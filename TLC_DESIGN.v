==> flow/design.v <==
module tlc(clk,rst,north_light,east_light,south_light,west_light);
  input clk,rst;
  output reg [2:0]north_light,east_light,south_light,west_light;
  reg[2:0]state;
  parameter [2:0] north_green=3'b000,
  				  north_yellow=3'b001,
  				  east_green=3'b010,
  				  east_yellow=3'b011,
  				  south_green=3'b100,
  				  south_yellow=3'b101,
  				  west_green=3'b110,
  				  west_yellow=3'b111;
  reg[3:0]count;
  always@(posedge clk or posedge rst) begin
    if(rst==1) begin
      state = north_green;
      count = 4'b0000;
    end
    else begin
      case(state)
        north_green : begin
          if(count == 4'b1010) begin
            count=4'b0000;
            state=north_yellow;
          end
          else begin
            count=count + 4'b0001;
            state=north_green;
          end
        end
        north_yellow : begin
          if(count == 4'b0011) begin
            count=4'b0000;
            state=east_green;
          end
          else begin
            count=count + 4'b0001;
            state=north_yellow;
          end
        end
        east_green : begin
          if(count == 4'b1010) begin
            count=4'b0000;
            state=east_yellow;
          end
          else begin
            count=count + 4'b0001;
            state=east_green;
          end
        end
        east_yellow : begin
          if(count == 4'b0011) begin
            count=4'b0000;
            state=south_green;
          end
          else begin
            count=count + 4'b0001;
            state=east_yellow;
          end
        end
        south_green : begin
          if(count == 4'b1010) begin
            count=4'b0000;
            state=south_yellow;
          end
          else begin
            count=count + 4'b0001;
            state=south_green;
          end
        end
        south_yellow : begin
          if(count == 4'b0011) begin
            count=4'b0000;
            state=west_green;
          end
          else begin
            count=count + 4'b0001;
            state=south_yellow;
          end
        end
        west_green : begin
          if(count == 4'b1010) begin
            count=4'b0000;
            state=west_yellow;
          end
          else begin
            count=count + 4'b0001;
            state=west_green;
          end
        end
        west_yellow : begin
          if(count == 4'b0011) begin
            count=4'b0000;
            state=north_green;
          end
          else begin
            count=count + 4'b0001;
            state=west_yellow;
          end
        end
      endcase
    end
  end
  always@(state) begin
    case(state)
      north_green : begin
        north_light=3'b001;
        east_light=3'b100;
        south_light=3'b100;
        west_light=3'b100;
      end
      north_yellow : begin
        north_light=3'b010;
        east_light=3'b100;
        south_light=3'b100;
        west_light=3'b100;
      end
      east_green : begin
        north_light=3'b100;
        east_light=3'b001;
        south_light=3'b100;
        west_light=3'b100;
      end
      east_yellow : begin
        north_light=3'b100;
        east_light=3'b010;
        south_light=3'b100;
        west_light=3'b100;
      end
      south_green : begin
        north_light=3'b100;
        east_light=3'b100;
        south_light=3'b001;
        west_light=3'b100;
      end
      south_yellow : begin
        north_light=3'b100;
        east_light=3'b100;
        south_light=3'b010;
        west_light=3'b100;
      end
      west_green : begin
        north_light=3'b100;
        east_light=3'b100;
        south_light=3'b100;
        west_light=3'b001;
      end
      west_yellow : begin
        north_light=3'b100;
        east_light=3'b100;
        south_light=3'b100;
        west_light=3'b010;
      end
    endcase
  end
endmodule
Tool chain data of tlc
Tool output for the design above, in the order of the flow.
Line numbers count from 1 in the design file above.
Operators: Yosys type, input widths -> output width; for muxes data width and select width s.
Library cell names are shortened.
The mark -- stands for no value.
- top: tlc
- clock port: clk
- cell library: sky130hd
- timing corner: tt_025C_1v80

Word-level counts
Source: Yosys, flattened and elaborated, memories not mapped. Widths are those after wreduce; folded enables and synchronous resets count as part of the registers. Registers that Yosys merges into a memory's read port (data or address) are not register bits. Print and check cells do not count.
Memory sizes are those after Yosys's memory passes, which may raise the word count (mostly to a power of two), join words into wider ones and drop unused or constant bits.
- noted input bits: 2
- noted memories: 1
- flip-flop bits (word level): 7
- cells after elaboration: 28
- noted ROM bits: 96
- noted output and inout port bits: 12
- memories (name ; depth ; bits a word ; rd ports ; write ports ; RTL line ; text):
    (no name shown) ; 8 ; 12 ; 1 ; 0 ; 105 ; case(state)
- equality and inequality tests at 9
- noted mux-type cells: 12
- reductions and logical operators at 3
- add/subtract/negate cells: 1
- operators by type and width (operator ; count):
    $pmux 3 s8 ; 1
    $eq 3x3->1 const B ; 4
    $reduce_or 4->1 ; 2
    $pmux 4 s2 ; 1
    $mux 4 ; 2
    $eq 3x2->1 const B ; 2
    $mux 3 ; 2
    $add 4x1->4 const B ; 1
    $eq 4x2->1 const B ; 1
    $eq 4x4->1 const B ; 1
    $mux 2 ; 2
    $mux 1 ; 4
    $eq 3x1->1 const B ; 1
    $logic_not 3->1 ; 1

Longest topological paths
Longest topological path by Yosys (ltp), each cell counted once; first at word level (registers and memories cut), then after technology mapping (sequential cells cut; the memories' decode and read muxes count).
- depth in word-level cells: 3
- noted ABC_AREA: 0
- noted gate-level depth with buffers: 5
- noted depth with buffers taken out: 5

Mapped cells and area
Source: synth_stat.txt of the flow (Yosys; design flattened, memories mapped). It holds for the ABC_AREA given above (unset counts as 0); a run with the other value may have another netlist.
Totals and module areas in this step are rounded.
- cell types (type ; count ; total area (um^2)):
    dfrtp_1 ; 7 ; 175.168
    ha_1 ; 3 ; 37.536
    nor2_1 ; 10 ; 37.536
    inv_1 ; 5 ; 18.768
    xnor2_1 ; 2 ; 17.517
    nand2_1 ; 4 ; 15.014
    nand3b_1 ; 2 ; 15.014
    and4bb_1 ; 1 ; 12.512
    nand2b_1 ; 2 ; 12.512
    nor2b_1 ; 2 ; 12.512
    buf_6 ; 1 ; 11.261
    a21oi_1 ; 2 ; 10.01
    a211o_1 ; 1 ; 8.758
    a22o_1 ; 1 ; 8.758
    xor2_1 ; 1 ; 8.758
    o211ai_1 ; 1 ; 7.507
    o22ai_1 ; 1 ; 6.256
    or2_2 ; 1 ; 6.256
Not listed: further types 3, cells in them 3.
- sequential area at 175 um^2
- mapped cells at 50
- noted flip-flop cells: 7
- chip area (Yosys): 435 um^2
- buffers at 1

Path before layout
Path of least setup slack by OpenSTA after synthesis, without wires, with an ideal clock, recovery checks aside; 20% of the period is set as input and as output delay. Where synthesis merged equal registers, the netlist keeps one of their names.
- path kind: register -> output
- start point: reg state[2]
- end point: out north_light[0]
- noted driving pins on the path: 3
- required time at 1904 ps
- path slack: 986 ps
- data arrival time: 918 ps
- noted clock period: 2380 ps
- noted launch time at the first pin: 0 ps
- path delay at 918 ps
- external output delay at 476 ps
- noted path buffers: 0
- noted synthesis period reached: 1394 ps
"path delay" is the arrival time less input delay plus setup time.
A path that ends at an output port has no setup time.
"driving pins on the path" counts driving pins, that of a launching flip-flop among them; a cell with two outputs on the path counts twice.
"synthesis period reached" is the clock period less the worst setup slack; recovery checks do not enter. This is arithmetic on one report: input and output delays are still those of the set period (20% each).
The rows between start and end are the longest chain of elaborated cells between them; the timing report does not say that the signal goes this way. Where chains are equally long, one stands for them.
Each line given opens the expression or statement behind the cell; cells for indexed reads and writes are added by Yosys, which also makes memories of some case tables.
A memory read counts as a cell of the chain, while the word-level depth stops at memories.
At most two assigning lines are given for a register; there are more.
- cells stage by stage: dfrtp_1 or2_2 nor2_1
- length of the longest elaborated chain at 1
- elaborated cells between the ends (all ways) at 1
- noted source lines of those cells: 1
- those cells by class: 1 x memory
- ends and longest elaborated chain, after synthesis (element ; RTL line ; text):
    start, declared ; 4 ; reg[2:0]state;
    start, assigned ; 16 ; state = north_green;
    start, assigned ; 24 ; state=north_yellow;
    $mem_v2 8x12 ; 105 ; case(state)
    end, declared ; 3 ; output reg [2:0]north_light,east_light,south_light,west_light;
Some nets on the timed path still bear RTL names; the line given drives or declares the net.
- nets with RTL names, path after synthesis (net ; RTL line):
    north_light[2] ; 105

Timing after layout
From the final timing report of record 1: the path of least setup slack in the routed layout; clock arrival at registers is part of the times.
The report prints the path's times to 10 ps; the period is as set.
- path kind: register -> output
- start point: reg state[1]
- end point: out north_light[0]
- path slack: -260 ps
- external output delay at 270 ps
- noted clock period: 1330 ps
- required time at 1060 ps
- noted launch time at the first pin: 270 ps
- noted path buffers: 1
- data arrival time: 1320 ps
- noted driving pins on the path: 4
The rows between start and end are the longest chain of elaborated cells between them; the timing report does not say that the signal goes this way. Where chains are equally long, one stands for them.
A memory read counts as a cell of the chain, while the word-level depth stops at memories.
At most two assigning lines are given for a register; there are more.
- cells stage by stage: dfrtp_1 or2_4 nor2_1 buf_2
- length of the longest elaborated chain at 1
- elaborated cells between the ends (all ways) at 1
- noted source lines of those cells: 1
- those cells by class: 1 x memory
- ends and longest elaborated chain, post-layout (element ; RTL line ; text):
    start, declared ; 4 ; reg[2:0]state;
    start, assigned ; 16 ; state = north_green;
    start, assigned ; 24 ; state=north_yellow;
    $mem_v2 8x12 ; 105 ; case(state)
    end, declared ; 3 ; output reg [2:0]north_light,east_light,south_light,west_light;

Top module tlc; platform sky130hd; tools Yosys and OpenROAD; 2 stored runs in no particular order. Input and output delays are each 20% of the period that was set; the output load is 0.01 pF.
"period achieved" means the clock period less the worst setup slack. The figure is calculated, with input and output delays left at 20% of the set period.
"total power after layout" is the tool's figure for a default switching activity; nothing was simulated.
Results are given in rounded form.

Record 1

==> flow/run.sh <==
#!/bin/bash
# the make line also repeats the synthesis and layout settings of config.mk as NAME=value (left out here)
make -C /OpenROAD-flow-scripts/flow DESIGN_CONFIG=/design/flow/config.mk WORK_HOME=/design/flow/orfs CLKGATE_MAP_FILE= finish
==> flow/config.mk <==
export PLATFORM = sky130hd
export DESIGN_NAME = tlc
export DESIGN_NICKNAME = tlc
export VERILOG_FILES = /design/flow/design.v
export SDC_FILE = /design/flow/constraint.sdc
export NUM_CORES = 4
export LEC_CHECK = 0
export CAP_MARGIN = 20
export CORE_MARGIN = 2
export CORE_UTILIZATION = 40
export SETUP_SLACK_MARGIN = 0.06
export SLEW_MARGIN = 20
==> flow/constraint.sdc <==
create_clock -name core_clock -period 1.33 [get_ports {clk}]
set_input_delay 0.2660 -clock core_clock [delete_from_list [all_inputs] [get_ports {clk}]]
set_output_delay 0.2660 -clock core_clock [all_outputs]
set_load 0.01 [all_outputs]

Measured in record 1:
- Yosys chip area after synthesis at 435 um^2
- area inside the die boundary at 1,370 um^2
- utilization: 0.73
- setup slack of the critical path at -260 ps
- noted the final setup TNS: -951 ps
- total power after layout at 0.000433 W
- period achieved at 1,590 ps

Record 2

==> flow/run.sh <==
#!/bin/bash
# the make line also repeats the synthesis and layout settings of config.mk as NAME=value (left out here)
make -C /OpenROAD-flow-scripts/flow DESIGN_CONFIG=/design/flow/config.mk WORK_HOME=/design/flow/orfs CLKGATE_MAP_FILE= finish
==> flow/config.mk <==
export PLATFORM = sky130hd
export DESIGN_NAME = tlc
export DESIGN_NICKNAME = tlc
export VERILOG_FILES = /design/flow/design.v
export SDC_FILE = /design/flow/constraint.sdc
export NUM_CORES = 4
export LEC_CHECK = 0
export ABC_AREA = 1
export CAP_MARGIN = 20
export CORE_ASPECT_RATIO = 0.52
export CORE_MARGIN = 3
export CORE_UTILIZATION = 47
export CTS_CLUSTER_SIZE = 62
export GPL_ROUTABILITY_DRIVEN = 0
export GPL_TIMING_DRIVEN = 1
export HOLD_SLACK_MARGIN = 0.13
export MAX_ROUTING_LAYER = met4
export MIN_ROUTING_LAYER = met2
export PLACE_DENSITY_LB_ADDON = 0.05
export SLEW_MARGIN = 20
==> flow/constraint.sdc <==
create_clock -name core_clock -period 0.807 [get_ports {clk}]
set_input_delay 0.1614 -clock core_clock [delete_from_list [all_inputs] [get_ports {clk}]]
set_output_delay 0.1614 -clock core_clock [all_outputs]
set_load 0.01 [all_outputs]

Record 2: incomplete, floorplanning halted on PDN-0185.
